==> flow/design.v <==
module QPSK(
		CLK,
		serial_in,
		Ik,
		Qk);
input	CLK;
input	serial_in;
output signed [2:0]	Ik, Qk;
reg oldI1, oldI2, newI1, newI2;
reg signed [2:0]	Ik, Qk;
reg [2:0] count;
reg [3:0] shift, parallel_out;
initial begin
	count = 3'b000;
	shift = 4'b0000;
	parallel_out = 4'b0000;
	oldI1 = 1;
	oldI2 = 0;
end 
always@(posedge CLK) begin
		count = count + 3'b001;
		shift = {shift[2:0],serial_in};
		if (count == 4) begin
			parallel_out = shift;
			count = 0;
		end
		if (oldI1 == oldI2) begin
			newI1 = parallel_out[0] ^ oldI1;
			newI2 = parallel_out[1] ^ oldI2;
		end
		else begin
			newI1 = parallel_out[1] ^ oldI1;
			newI2 = parallel_out[0] ^ oldI2;
		end
		oldI1 = newI1;
		oldI2 = newI2;
		if (~newI1 & ~newI2)
			Ik = -2;
		if (~newI1 & newI2)
			Ik = -1;
		if (newI1 & newI2)
			Ik = 1;
		if (newI1 & ~newI2)
			Ik = 2;
		if (~parallel_out[2] & ~parallel_out[3])
			Qk = -2;
		if (~parallel_out[2] & parallel_out[3])
			Qk = -1;
		if (parallel_out[2] & parallel_out[3])
			Qk = 1;
		if (parallel_out[2] & ~parallel_out[3])
			Qk = 2;	
end	
endmodule
Reports on QPSK
The steps from the RTL of QPSK to its reports follow in flow order.
Line numbers count from 1 in the design file above.
A cell with - has no value.

design
  top module = QPSK
  clock input = CLK
  library = sky130hd
  timing corner = tt_025C_1v80

Word-level counts
Yosys after proc, flatten, opt, wreduce and memory -nomap, before mapping. Memory bits, and registers merged into a memory's read port (data or address), are not among the register bits. Print and check cells are not counted. Equal cells are merged and count once.

bit counts
  output and inout port bits = 6
  input bits = 2
  register bits = 18
  elaborated cells = 43

operators by class
  equality and inequality tests = 2
  add/sub/neg operators = 1
  muxes and demuxes = 9
  bitwise gates (word level) = 16
  reduce/logical cells = 6

operator list
  operator                                                        number
  3-bit two-way mux                                               4
  1-bit bitwise AND                                               8
  3-bit nonzero test                                              2
  1-bit bitwise XOR                                               4
  1-bit inverter                                                  4
  2-bit nonzero test                                              2
  2-bit OR reduction                                              2
  4-bit two-way mux                                               1
  2-bit two-way mux                                               2
  3-bit by 1-bit adder with 3-bit output (second input constant)  1
  3-bit equality test (second input constant)                     1
  1-bit two-way mux                                               2
  1-bit equality test                                             1

Longest topological paths
Depth = most cells in a row (Yosys ltp): at word level without a register or memory, in the mapped netlist without a sequential cell, where the memories' decode and read muxes count.

depth
  word-level depth = 10
  ABC_AREA = 0
  gate-level depth with buffers = 6
  mapped depth without buffers = 5

After synthesis
Source: synth_stat.txt of the flow (Yosys; design flattened, memories mapped). It holds for the ABC_AREA given above (unset counts as 0); a run with the other value may have another netlist.

cell types
  cell                       number  area in all (um2)
  sky130_fd_sc_hd__dfxtp_1   18      360.346
  sky130_fd_sc_hd__mux2i_4   2       45.043
  sky130_fd_sc_hd__mux2_2    3       33.782
  sky130_fd_sc_hd__ha_1      2       25.024
  sky130_fd_sc_hd__a211oi_1  3       22.522
  sky130_fd_sc_hd__mux2i_1   2       20.019
  sky130_fd_sc_hd__nor2_1    5       18.768
  sky130_fd_sc_hd__xnor2_1   2       17.517
  sky130_fd_sc_hd__inv_1     4       15.014
  sky130_fd_sc_hd__nand2b_1  2       12.512
  sky130_fd_sc_hd__buf_6     1       11.261
  sky130_fd_sc_hd__nand2_1   3       11.261
  sky130_fd_sc_hd__a211o_1   1       8.758
  sky130_fd_sc_hd__and2b_2   1       8.758

synthesis totals
  buffers = 1
  cells in the netlist = 49
  flip-flops = 18
  sequential area = 360.3 um2
  cell area after synthesis = 610.6 um2

Path before layout
Source: OpenSTA report_checks on the synthesized netlist (no wires, ideal clock, input and output delay 20% of the period each), path of least setup slack; recovery checks are left aside. Register names are those of the netlist, which keeps one name where synthesis merged equal registers.

timing post-synthesis
  path type = reg2reg
  from = register count[0]
  to = register Ik[2]
  driving pins on the path = 7
  data required time = 1.770 ns
  buffers on the path = 1
  arrival = 1.401 ns
  path delay = 1.521 ns
  setup time = 0.120 ns
  time at the first pin = 0.000 ns
  setup slack = 0.370 ns
  clock period = 1.89 ns
  synthesis period reached = 1.52 ns

"path delay" is the arrival time less input delay plus setup time.
"driving pins on the path": output pins that drive a net of the path, with the launching flip-flop's if there is one; two outputs of one cell count as two.
"synthesis period reached" = period - worst setup slack (recovery checks aside). The figure is calculated, with input and output delays left at 20% of the set period.
The rows between start and end are the longest chain of elaborated cells between them; the timing report does not say that the signal goes this way. Where chains are equally long, one stands for them.
A line is the first line of the expression or statement that the cell stems from. Yosys adds cells for indexed reads and writes and turns some case tables into memories.
At most two assigning lines are given for a register; there are more.

on the way, post-synthesis
  cell sequence = sky130_fd_sc_hd__dfxtp_1 -> sky130_fd_sc_hd__ha_1 -> sky130_fd_sc_hd__ha_1 -> sky130_fd_sc_hd__buf_6 -> sky130_fd_sc_hd__mux2i_4 -> sky130_fd_sc_hd__mux2i_1 -> sky130_fd_sc_hd__a211o_1
  cells in the longest elaborated chain = 9
  elaborated cells on any way between the ends = 19
  classes of those cells = 1 x add/sub; 1 x eq/ne; 5 x mux; 10 x logic; 2 x reduce/logical

ends and longest elaborated chain, post-synthesis
  item                                    line  text
  start: declaration                      11    reg [2:0] count;
  start: assignment                       21    count = count + 3'b001;
  start: assignment                       25    count = 0;
  3-bit by 1-bit adder with 3-bit output  21
  3-bit equality test                     23    if (count == 4) begin
  4-bit two-way mux                       23
  1-bit bitwise XOR                       32    newI1 = parallel_out[1] ^ oldI1;
  1-bit two-way mux                       27    if (oldI1 == oldI2) begin
  1-bit inverter                          37    if (~newI1 & ~newI2)
  1-bit bitwise AND                       37
  3-bit two-way mux                       37
  3-bit two-way mux                       39    if (~newI1 & newI2)
  end: assignment                         38    Ik = -2;
  end: assignment                         40    Ik = -1;
  end: declaration                        8     output signed [2:0] Ik, Qk;

Worst path after layout
Path of least setup slack in the final report of flow run A (OpenROAD, finished layout, wires in). Where an end is a register, its clock arrival counts in the times.

timing post-layout
  path type = reg2reg
  from = register count[0]
  to = register oldI2
  setup time = 0.11 ns
  time at the first pin = 0.29 ns
  arrival = 1.64 ns
  data required time = 1.73 ns
  setup slack = 0.09 ns
  driving pins on the path = 6
  clock period = 1.56 ns
  buffers on the path = 0

The rows between start and end are the longest chain of elaborated cells between them; the timing report does not say that the signal goes this way. Where chains are equally long, one stands for them.

on the way, post-layout
  cell sequence = sky130_fd_sc_hd__dfxtp_1 -> sky130_fd_sc_hd__ha_1 -> sky130_fd_sc_hd__ha_4 -> sky130_fd_sc_hd__mux2i_4 -> sky130_fd_sc_hd__mux2i_1 -> sky130_fd_sc_hd__a211oi_1
  cells in the longest elaborated chain = 5
  elaborated cells on any way between the ends = 6
  RTL lines with such cells = 5
  classes of those cells = 1 x add/sub; 1 x eq/ne; 2 x mux; 2 x logic

ends and longest elaborated chain, post-layout
  item                                    line  text
  start: declaration                      11    reg [2:0] count;
  start: assignment                       21    count = count + 3'b001;
  start: assignment                       25    count = 0;
  3-bit by 1-bit adder with 3-bit output  21
  3-bit equality test                     23    if (count == 4) begin
  4-bit two-way mux                       23
  1-bit bitwise XOR                       33    newI2 = parallel_out[0] ^ oldI2;
  1-bit two-way mux                       27    if (oldI1 == oldI2) begin
  end: assignment                         36    oldI2 = newI2;
  end: declaration                        9     reg oldI1, oldI2, newI1, newI2;

Ticket comment

Below are 2 stored runs of the flow (Yosys, OpenROAD; platform sky130hd) on QPSK, each with its settings and what was measured, unordered. Constraints: input delay and output delay 20% of the set period each, output load 0.01 pF.
"achieved clock period (ns)" = clock period - worst setup slack. The figure is calculated, with input and output delays left at 20% of the set period.
"worst setup path time (ns)": the worst setup path's part of the clock period (all of it between registers, 20% less for each end at a port) less its slack. A launch clock that arrives late makes it longer, a capture clock that arrives late makes it shorter.
"finish__power__total" is the tool's figure for a default switching activity; nothing was simulated.

settings of flow run A
{
  "period_ns": 1.56,
  "CORE_UTILIZATION": 23,
  "CAP_MARGIN": 20,
  "CORE_MARGIN": 2,
  "SLEW_MARGIN": 20
}
report of flow run A
yosys chip area after synthesis (um^2): 610.6
finish__design__die__area: 3083.0
finish__design__instance__area__stdcell: 783.3
finish__design__instance__utilization: 0.3133
finish__timing__setup__ws: 0.090
finish__timing__setup__tns: 0.000
finish__timing__hold__ws: 0.356
finish__power__total: 7.443e-04
achieved clock period (ns): 1.470
worst setup path time (ns): 1.47
worst setup path kind: reg2reg

settings of flow run B
{
  "period_ns": 0.951,
  "CORE_UTILIZATION": 47,
  "SETUP_SLACK_MARGIN": 0.26,
  "CORE_MARGIN": 7,
  "CELL_PAD_IN_SITES_GLOBAL_PLACEMENT": 3,
  "CTS_CLUSTER_SIZE": 92,
  "CAP_MARGIN": 20,
  "SLEW_MARGIN": 20
}
report of flow run B: did not finish, place, GPL-0301
